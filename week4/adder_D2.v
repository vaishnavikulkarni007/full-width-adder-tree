==> flow/design.v <==
`timescale 1ns / 1ps
module adder_D2(
input wire [7:0] A,B,C,D,E,F,G,H,
input wire clk,reset,
output wire [10:0]sum );
  reg [8:0] s1_reg,s1_next,s2_reg,s2_next,s3_reg,s3_next,s4_reg,s4_next;
  reg [9:0] s5_reg,s5_next,s6_reg,s6_next;
  reg [10:0] f1_reg,f1_next;
always@(posedge clk,posedge reset)
if(reset)
begin
s1_reg<=0;
s2_reg<=0;
s3_reg<=0;
s4_reg<=0;
s5_reg<=0;
s6_reg<=0;
f1_reg<=0;
end
else
begin
s1_reg<=s1_next;
s2_reg<=s2_next;
s3_reg<=s3_next;
s4_reg<=s4_next;
s5_reg<=s5_next;
s6_reg<=s6_next;
f1_reg<=f1_next;
end
reg [7:0]c ;
reg [6:0]mux0;
reg [6:0]mux1;
reg [6:0]sel;
always@*
begin
s1_next = s1_reg;
s2_next = s2_reg;
s3_next = s3_reg;
s4_next = s4_reg;
s5_next = s5_reg;
s6_next = s6_reg;
f1_next = f1_reg;
mux1[0]=1'b0;
mux0[0]=A[2]|B[2];
sel[0]=A[2]&B[2];
c[0]=(sel[0]? mux1[0]:mux0[0])|(A[1]&B[1]);
s1_next = {(A[7:3]+B[7:3]+sel[0]),c[0],(A[1]|B[1]),1'b1};
mux1[1]=1'b0;
mux0[1]=C[2]|D[2];
sel[1]=C[2]&D[2];
c[1]=(sel[1]? mux1[1]:mux0[1])|(C[1]&D[1]);
s2_next = {C[7:3]+D[7:3]+sel[1],c[1],(C[1]|D[1]),1'b1};
mux1[2]=1'b0;
mux0[2]=E[2]|F[2];
sel[2]=E[2]&F[2];
c[2]=(sel[2]? mux1[2]:mux0[2])|(E[1]&F[1]);
s3_next = {E[7:3]+F[7:3]+sel[2],c[2],(E[1]|F[1]),1'b1};
mux1[3]=1'b0;
mux0[3]=G[2]|H[2];
sel[3]=G[2]&H[2];
c[3]=(sel[3]? mux1[3]:mux0[3])|(G[1]&H[1]);
s4_next = {G[7:3]+H[7:3]+sel[3],c[3],(G[1]|H[1]),1'b1};
mux1[4]=1'b0;
mux0[4]=s1_reg[2]|s2_reg[2];
sel[4]=s1_reg[2]&s2_reg[2];
c[4]=(sel[4]? mux1[4]:mux0[4])|(s1_reg[1]&s2_reg[1]);
s5_next = {s1_reg[8:3]+s2_reg[8:3]+sel[4],c[4],(s1_reg[1]|s2_reg[1]),(s1_reg[1]? s1_reg[1]:(s2_reg[1]?   (s1_reg[1] ^ s2_reg[1]): s2_reg[1] ))};
mux1[5]=1'b0;
mux0[5]=s1_reg[2]|s2_reg[2];
sel[5]=s1_reg[2]&s2_reg[2];
c[5]=(sel[5]? mux1[5]:mux0[5])|(s1_reg[1]&s2_reg[1]);
s6_next = {s3_reg[8:3]+s4_reg[8:3]+sel[5],c[5],(s3_reg[1]|s4_reg[1]),(s3_reg[1]? s3_reg[1]:(s4_reg[1]?  (s3_reg[1] ^ s4_reg[1]): s4_reg[1]))};
mux1[6]=1'b0;
mux0[6]=s5_reg[2]|s6_reg[2];
sel[6]=s5_reg[2]&s6_reg[2];
c[6]=(sel[6]? mux1[6]:mux0[6])|(s5_reg[1]&s6_reg[1]);
f1_next = {s5_reg[9:3]+s6_reg[9:3]+sel[6],c[6],(s5_reg[1]|s6_reg[1]),(s5_reg[1]? s5_reg[1]:(s6_reg[1]?    (s5_reg[1] ^ s6_reg[1]): s6_reg[1]))};
end
assign sum = f1_reg;
endmodule
* Step by step through the tools: adder_D2
What the tools print for adder_D2, step after step.
Line numbers count from 1 in the design file above.
Library cell names are shortened.
A cell with - has no value.
- Top module :: adder_D2
- Clock port :: clk
- Standard-cell library :: sky130hd
- Timing corner :: tt_025C_1v80

* Elaborated design
Yosys after proc, flatten, opt, wreduce and memory -nomap, before mapping. Enables and synchronous resets that opt folds into registers are not counted as muxes. Memory bits, and registers merged into a memory's read port (data or address), are not among the register bits. Print and check cells are not counted. Equal cells are merged and count once.
- Register bits :: 60
- Input port bits :: 66
- Output and inout port bits :: 11
- Elaborated cells :: 67
- Add/sub/neg operators :: 14
- Multiplexer cells :: 12
- Bitwise operators :: 34
** Operators by type and width (number)
- adder 5 x 1 -> 5 bit :: 4
- adder 5 bit :: 4
- bitwise OR 1 bit :: 19
- bitwise AND 1 bit :: 12
- adder 5 x 5 -> 6 bit :: 2
- adder 6 x 1 -> 6 bit :: 2
- 2-to-1 mux 1 bit :: 12
- adder 6 x 6 -> 7 bit :: 1
- adder 7 x 1 -> 7 bit :: 1
- XOR 1 bit :: 3

* Logic depth
Depth = most cells in a row (Yosys ltp): at word level without a register or memory, in the mapped netlist without a sequential cell, where the memories' decode and read muxes count.
- Word-level depth :: 3
- ABC_AREA :: 0
- Gate-level depth with buffers :: 8
- Mapped depth without buffers :: 8

* Netlist
The flow's flattened synthesis, as Yosys stat reports it; memories are mapped. The netlist is that of the ABC_AREA named above (0 if unset); the other value can give another one.
** Cells by type
- dfrtp_1 :: number 50, area in all 1251.2 um2
- ha_1 :: number 31, area in all 387.872 um2
- fa_1 :: number 12, area in all 240.23 um2
- xnor2_1 :: number 17, area in all 148.893 um2
- inv_1 :: number 34, area in all 127.622 um2
- a21o_1 :: number 16, area in all 120.115 um2
- xor2_1 :: number 10, area in all 87.584 um2
- a21oi_1 :: number 16, area in all 80.077 um2
- or2_2 :: number 7, area in all 43.792 um2
- o21ai_0 :: number 4, area in all 20.019 um2
- nand2_1 :: number 5, area in all 18.768 um2
- buf_4 :: number 2, area in all 15.014 um2
- nor2b_4 :: number 1, area in all 13.763 um2
- a211oi_2 :: number 1, area in all 12.512 um2
- nand3_1 :: number 2, area in all 10.01 um2
- a21oi_2 :: number 1, area in all 8.758 um2
- a31o_2 :: number 1, area in all 8.758 um2
- o31a_1 :: number 1, area in all 8.758 um2
Other cell types: 6; their cells: 6.
- Cell count :: 217
- Chip area (Yosys) :: 2638.8 um2
- Sequential part of the area :: 1251.2 um2
- Flip-flops :: 50
- Buffers :: 2

* Worst setup path after synthesis
Path of least setup slack by OpenSTA after synthesis, without wires, with an ideal clock, recovery checks aside; 20% of the period is set as input and as output delay. Where synthesis merged equal registers, the netlist keeps one of their names.
- Kind :: input to register
- From :: input C[2]
- To :: register s2_reg[7]
- Clock period :: 1.94 ns
- External input delay :: 0.388 ns
- Library setup time :: 0.124 ns
- Time at the first pin :: 0.388 ns
- Data arrival time :: 1.761 ns
- Required time :: 1.816 ns
- Setup slack :: 0.054 ns
- Delay of the path :: 1.497 ns
- Stages on the path :: 6
- Buffers on the path :: 0
- Synthesis period reached :: 1.886 ns
"delay of the path" is the arrival time less input delay plus setup time.
"stages on the path" counts driving pins, that of a launching flip-flop among them; a cell with two outputs on the path counts twice.
"synthesis period reached" = period - worst setup slack (recovery checks aside). The figure is calculated, with input and output delays left at 20% of the set period.
The rows between start and end are the longest chain of elaborated cells between them; the timing report does not say that the signal goes this way. Where chains are equally long, one stands for them.
Each line given opens the expression or statement behind the cell; cells for indexed reads and writes are added by Yosys, which also makes memories of some case tables.
- Cell sequence :: ha_1 fa_1 fa_1 a21o_1 a21oi_1 xnor2_1
- Length of the longest elaborated chain :: 2
- Elaborated cells between the ends (all ways) :: 2
- Source lines of those cells :: 2
- Classes of those cells :: 1 x add/sub; 1 x logic
** Ends and longest elaborated chain, after synthesis
- start: declaration :: RTL line 3 : input wire [7:0] A,B,C,D,E,F,G,H,
- bitwise AND 1 bit :: RTL line 50 : sel[1]=C[2]&D[2];
- adder 5 x 1 -> 5 bit :: RTL line 52 : s2_next = {C[7:3]+D[7:3]+sel[1],c[1],(C[1]|D[1]),1'b1};
- end: assignment :: RTL line 13 : s2_reg<=0;
- end: assignment :: RTL line 23 : s2_reg<=s2_next;

* Path in the finished layout
Path of least setup slack in the final report of entry A (OpenROAD, finished layout, wires in). Where an end is a register, its clock arrival counts in the times.
- Kind :: input to register
- From :: input C[2]
- To :: register s2_reg[7]
- Clock period :: 3.65 ns
- External input delay :: 0.73 ns
- Library setup time :: 0.07 ns
- Time at the first pin :: 0.73 ns
- Data arrival time :: 2.65 ns
- Required time :: 3.88 ns
- Setup slack :: 1.23 ns
- Stages on the path :: 7
- Buffers on the path :: 1
The rows between start and end are the longest chain of elaborated cells between them; the timing report does not say that the signal goes this way. Where chains are equally long, one stands for them.
- Cell sequence :: clkdlybuf4s50_1 ha_1 fa_1 fa_1 a21o_1 a21oi_1 xnor2_1
- Length of the longest elaborated chain :: 2
- Elaborated cells between the ends (all ways) :: 2
- Source lines of those cells :: 2
- Classes of those cells :: 1 x add/sub; 1 x logic
** Ends and longest elaborated chain, after layout
- start: declaration :: RTL line 3 : input wire [7:0] A,B,C,D,E,F,G,H,
- bitwise AND 1 bit :: RTL line 50 : sel[1]=C[2]&D[2];
- adder 5 x 1 -> 5 bit :: RTL line 52 : s2_next = {C[7:3]+D[7:3]+sel[1],c[1],(C[1]|D[1]),1'b1};
- end: assignment :: RTL line 13 : s2_reg<=0;
- end: assignment :: RTL line 23 : s2_reg<=s2_next;

Hand-over note for adder_D2

adder_D2 through Yosys and OpenROAD on sky130hd: 2 stored runs, unordered, with their settings and measured results. The constraints put input and output delay at 20% of the set period each and load the outputs with 0.01 pF.
"period reached" means the clock period less the worst setup slack. The figure is calculated, with input and output delays left at 20% of the set period.
"time on the worst setup path" = time allowed to the worst setup path (clock period - input delay - output delay, where it has them) - its slack; a late launch clock adds to it, a late capture clock takes from it.
"total power of the final layout": no workload was simulated; the value follows from the tool's default switching activity.

* Entry A
** Files
==> flow/run.sh <==
#!/bin/bash
# the make line also repeats the synthesis and layout settings of config.mk as NAME=value (left out here)
make -C /OpenROAD-flow-scripts/flow DESIGN_CONFIG=/design/flow/config.mk WORK_HOME=/design/flow/orfs CLKGATE_MAP_FILE= finish
==> flow/config.mk <==
export PLATFORM = sky130hd
export DESIGN_NAME = adder_D2
export DESIGN_NICKNAME = adder_D2
export VERILOG_FILES = /design/flow/design.v
export SDC_FILE = /design/flow/constraint.sdc
export NUM_CORES = 4
export LEC_CHECK = 0
export ABC_AREA = 0
export CAP_MARGIN = 20
export CELL_PAD_IN_SITES_DETAIL_PLACEMENT = 1
export CORE_MARGIN = 10
export CORE_UTILIZATION = 43
export CTS_CLUSTER_DIAMETER = 259
export GPL_ROUTABILITY_DRIVEN = 0
export GPL_TIMING_DRIVEN = 0
export PLACE_DENSITY_LB_ADDON = 0.16
export SETUP_SLACK_MARGIN = 0.41
export SLEW_MARGIN = 5
export TNS_END_PERCENT = 10
==> flow/constraint.sdc <==
create_clock -name core_clock -period 3.65 [get_ports {clk}]
set_input_delay 0.7300 -clock core_clock [delete_from_list [all_inputs] [get_ports {clk}]]
set_output_delay 0.7300 -clock core_clock [all_outputs]
set_load 0.01 [all_outputs]
** Results
- Total negative slack :: 0.000 ns
- Total power of the final layout :: 2.051 mW
- Overall die area :: 9669.8 um2
- Setup slack of the worst path :: 1.229 ns
- Post-route utilization :: 59.3 %
- Standard-cell area of the final layout :: 3533.4 um2
- Netlist area reported by Yosys :: 2638.8 um2
- Period reached :: 2.421 ns
- Time on the worst setup path :: 1.69 ns
- Class of the worst setup path :: input to register
- Smallest hold slack :: 0.434 ns

* Entry B
** Files
==> flow/run.sh <==
#!/bin/bash
# the make line also repeats the synthesis and layout settings of config.mk as NAME=value (left out here)
make -C /OpenROAD-flow-scripts/flow DESIGN_CONFIG=/design/flow/config.mk WORK_HOME=/design/flow/orfs CLKGATE_MAP_FILE= finish
==> flow/config.mk <==
export PLATFORM = sky130hd
export DESIGN_NAME = adder_D2
export DESIGN_NICKNAME = adder_D2
export VERILOG_FILES = /design/flow/design.v
export SDC_FILE = /design/flow/constraint.sdc
export NUM_CORES = 4
export LEC_CHECK = 0
export CAP_MARGIN = 20
export CORE_ASPECT_RATIO = 1.38
export CORE_MARGIN = 2
export CORE_UTILIZATION = 60
export CTS_CLUSTER_DIAMETER = 160
export GPL_ROUTABILITY_DRIVEN = 1
export MAX_ROUTING_LAYER = met4
export PLACE_DENSITY_LB_ADDON = 0.02
export SETUP_SLACK_MARGIN = -0.09
export SLEW_MARGIN = 15
export TNS_END_PERCENT = 45
==> flow/constraint.sdc <==
create_clock -name core_clock -period 2.78 [get_ports {clk}]
set_input_delay 0.5560 -clock core_clock [delete_from_list [all_inputs] [get_ports {clk}]]
set_output_delay 0.5560 -clock core_clock [all_outputs]
set_load 0.01 [all_outputs]
** Results
- Total negative slack :: 0.000 ns
- Total power of the final layout :: 2.540 mW
- Overall die area :: 4951.2 um2
- Setup slack of the worst path :: 0.502 ns
- Post-route utilization :: 81.1 %
- Standard-cell area of the final layout :: 3468.3 um2
- Netlist area reported by Yosys :: 2638.8 um2
- Period reached :: 2.278 ns
- Time on the worst setup path :: 1.72 ns
- Class of the worst setup path :: input to register
- Smallest hold slack :: 0.452 ns

End of note.
