==> flow/design.v <==
`timescale 1ns / 1ps
module adder_pipeline
( input wire clk, reset,
  input wire [7:0] A,B,C,D,E,F,G,H,
  output wire [10:0] sum);
reg [8:0] s1_reg,s1_next,s2_reg,s2_next,s3_reg,s3_next,s4_reg,s4_next;
reg [9:0] s5_reg,s5_next,s6_reg,s6_next;
reg [10:0] f1_reg,f1_next;
always@ (posedge clk,posedge reset)
if(reset)
 begin
s1_reg<=0;
s2_reg<=0;
s3_reg<=0;
s4_reg<=0;
s5_reg<=0;
s6_reg<=0;
f1_reg<=0;
end
else begin
s1_reg<=s1_next;
s2_reg<=s2_next;
s3_reg<=s3_next;
s4_reg<=s4_next;
s5_reg<=s5_next;
s6_reg<=s6_next;
f1_reg<=f1_next;
end
always@*
begin
s1_next = s1_reg;
s2_next = s2_reg;
s3_next = s3_reg;
s4_next = s4_reg;
s5_next = s5_reg;
s6_next = s6_reg;
f1_next = f1_reg;
s1_next = A+B;
s2_next = C+D;
s3_next = E+F;
s4_next = G+H;
s5_next = s1_reg + s2_reg;
s6_next = s3_reg + s4_reg;
f1_next = s5_reg + s6_reg;
end
assign sum = f1_reg;
endmodule
Tool chain data of adder_pipeline:

The steps from the RTL of adder_pipeline to its reports follow in flow order.
Lines are those of the file above, counted from 1.
Library cell names are shortened.
The mark n/a stands for no value.

* top: adder_pipeline
* clock: clk
* standard-cell library: sky130hd
* library corner: tt_025C_1v80

Word-level counts:

Counts by Yosys on the flattened word-level netlist (proc, flatten, opt, wreduce; memories kept). Register bits leave out memories and registers merged into their read ports (data or address); mux counts leave out enables and synchronous resets folded into registers. Print and check cells are left out. Cells with the same type and inputs are merged into one.

* add/sub/neg operators: 7
* multiply operators: 0
* div/mod/pow operators: 0
* $lt $le $gt $ge: 0
* equal/unequal tests: 0
* shifts and indexed selects: 0
* muxes and demuxes: 0
* bitwise gates (word level): 0
* reduce/logical cells: 0

Operators by type and width (number)
* adder 8 x 8 -> 9 bit: 4
* adder 9 x 9 -> 10 bit: 2
* adder 10 x 10 -> 11 bit: 1

* register bits after elaboration: 67
* latch bits: 0
* bits in writable memories: 0
* bits in read-only memories: 0
* word width x clocked read ports: 0
* memories: 0
* input port bits: 66
* output and inout port bits: 11
* elaborated cells: 14

Depth:

Yosys ltp: most cells in a row. Word level: on the elaborated netlist, between registers, memories and ports. Mapped: between sequential cells and ports; inverters and the memories' decode and read muxes count.

* depth after elaboration: 1
* ABC_AREA: 0
* depth in mapped cells: 8
* depth with buffers taken out: 8

After synthesis:

The flow's flattened synthesis, as Yosys stat reports it; memories are mapped. The netlist is that of the ABC_AREA named above (0 if unset); the other value can give another one.

Cells by type
* dfrtp_1: number 67, total area 1.68E+03 µm²
* ha_1: number 60, total area 750.72 µm²
* xnor2_1: number 32, total area 280.269 µm²
* fa_1: number 7, total area 140.134 µm²
* nor2_1: number 31, total area 116.362 µm²
* a21oi_1: number 22, total area 110.106 µm²
* xor2_1: number 12, total area 105.101 µm²
* a21o_1: number 12, total area 90.086 µm²
* nor3_1: number 13, total area 65.062 µm²
* o21ai_0: number 13, total area 65.062 µm²
* nand2_1: number 16, total area 60.058 µm²
* nand3_1: number 12, total area 60.058 µm²
* inv_1: number 14, total area 52.55 µm²
* o41ai_2: number 3, total area 48.797 µm²
* a211oi_1: number 4, total area 30.029 µm²
* o21a_1: number 4, total area 30.029 µm²
* o21bai_1: number 4, total area 30.029 µm²
* o2111ai_1: number 3, total area 26.275 µm²

Not listed: further types 16, cells in them 34.

* mapped cells: 363
* chip area (Yosys): 3972.6 µm²
* sequential part of the area: 1676.6 µm²
* mapped flip-flops: 67
* buffer cells: 0

Path before layout:

Source: OpenSTA report_checks on the synthesized netlist (no wires, ideal clock, input and output delay 20% of the period each), path of least setup slack; recovery checks are left aside. Register names are those of the netlist, which keeps one name where synthesis merged equal registers.

* path kind: in2reg
* start: input port A[0]
* end: register s1_reg[6]
* clock period: 1930 ps
* input delay: 386 ps
* library setup time: 80 ps
* time at the first pin: 386 ps
* arrival time: 1775 ps
* data required time: 1850 ps
* setup slack: 75 ps
* path delay: 1469 ps
* stages on the path: 7
* path buffers: 0
* synthesis period reached: 1855 ps

"path delay" is the arrival time less input delay plus setup time.
"stages on the path" counts driving pins, that of a launching flip-flop among them; a cell with two outputs on the path counts twice.
"synthesis period reached" = period - worst setup slack (recovery checks aside). The figure is calculated, with input and output delays left at 20% of the set period.
The rows between start and end are the longest chain of elaborated cells between them; the timing report does not say that the signal goes this way. Where chains are equally long, one stands for them.
Each line given opens the expression or statement behind the cell; cells for indexed reads and writes are added by Yosys, which also makes memories of some case tables.

* cells stage by stage: ha_1 > fa_1 > a21o_1 > a21oi_2 > nor2_1 > a211oi_1 > xnor2_1
* cells in the longest elaborated chain: 1
* elaborated cells on any way between the ends: 1
* source lines of those cells: 1
* classes of those cells: add/sub (1)

RTL lines, path post-synthesis
* from (decl): line 4 `input wire [7:0] A,B,C,D,E,F,G,H,`
* adder 8 x 8 -> 9 bit: line 38 `s1_next = A+B;`
* to (assign): line 12 `s1_reg<=0;`
* to (assign): line 21 `s1_reg<=s1_next;`
* to (decl): line 6 `reg [8:0] s1_reg,s1_next,s2_reg,s2_next,s3_reg,s3_next,s4_reg,s4_next;`

Worst path after layout:

From the final timing report of run A: the path of least setup slack in the routed layout; clock arrival at registers is part of the times.
The report prints the path's times to 10 ps; the period is as set.

* path kind: reg2reg
* start: register s4_reg[0]
* end: register s6_reg[8]
* clock period: 1880 ps
* library setup time: 120 ps
* time at the first pin: 340 ps
* arrival time: 2080 ps
* data required time: 2100 ps
* setup slack: 20 ps
* stages on the path: 9
* path buffers: 0

The rows between start and end are the longest chain of elaborated cells between them; the timing report does not say that the signal goes this way. Where chains are equally long, one stands for them.

* cells stage by stage: dfrtp_1 > ha_2 > inv_2 > fa_2 > nor2b_4 > o2111ai_2 > nand3_2 > o41ai_4 > xnor2_1
* cells in the longest elaborated chain: 1
* elaborated cells on any way between the ends: 1
* source lines of those cells: 1
* classes of those cells: add/sub (1)

RTL lines, path after layout
* from (decl): line 6 `reg [8:0] s1_reg,s1_next,s2_reg,s2_next,s3_reg,s3_next,s4_reg,s4_next;`
* from (assign): line 15 `s4_reg<=0;`
* from (assign): line 24 `s4_reg<=s4_next;`
* adder 9 x 9 -> 10 bit: line 43 `s6_next = s3_reg + s4_reg;`
* to (assign): line 17 `s6_reg<=0;`
* to (assign): line 26 `s6_reg<=s6_next;`
* to (decl): line 7 `reg [9:0] s5_reg,s5_next,s6_reg,s6_next;`

Hand-over note for adder_pipeline

Module adder_pipeline, platform sky130hd: 2 stored runs of the flow (Yosys, OpenROAD) with differing settings, in no particular order. Input and output delays are each 20% of the period that was set; the output load is 0.01 pF.
"achieved period" means the clock period less the worst setup slack. The figure is calculated, with input and output delays left at 20% of the set period.
"critical setup path time" = time allowed to the worst setup path (clock period - input delay - output delay, where it has them) - its slack; a late launch clock adds to it, a late capture clock takes from it.
"power" rests on the timing tool's default activity at the inputs, not on a simulated workload.
"critical setup path time" is given in steps of 10 ps.

### Run A

Settings: `period_ns=1.88`, `CORE_UTILIZATION=15`, `SETUP_SLACK_MARGIN=0.05`, `PLACE_DENSITY_LB_ADDON=0.22`, `CELL_PAD_IN_SITES_GLOBAL_PLACEMENT=1`, `CELL_PAD_IN_SITES_DETAIL_PLACEMENT=1`, `TNS_END_PERCENT=45`, `GPL_ROUTABILITY_DRIVEN=1`, `CTS_CLUSTER_SIZE=60`, `MIN_ROUTING_LAYER=met1`, `MAX_ROUTING_LAYER=met4`, `CAP_MARGIN=20`, `CORE_MARGIN=2`, `SLEW_MARGIN=20`

- Power: 7404 uW
- Mapped cell area after synthesis: 3972.6 µm²
- Summed negative setup slack: 0 ps
- Critical setup path time: 1860 ps
- Class of the worst setup path: reg2reg
- Lowest setup slack: 21 ps
- Area inside the die boundary: 27802.2 µm²
- Final worst hold slack: 313 ps
- Achieved period: 1859 ps
- Utilization of the finished layout: 22.6%
- Std-cell area (final layout): 5893.1 µm²

### Run B

Settings: `period_ns=2.01`, `CORE_UTILIZATION=50`, `SETUP_SLACK_MARGIN=0.41`, `PLACE_DENSITY_LB_ADDON=0.01`, `CORE_MARGIN=6`, `CELL_PAD_IN_SITES_GLOBAL_PLACEMENT=2`, `SLEW_MARGIN=10`, `CAP_MARGIN=20`

No final report: placement broke off with FLW-0024.

End of note.
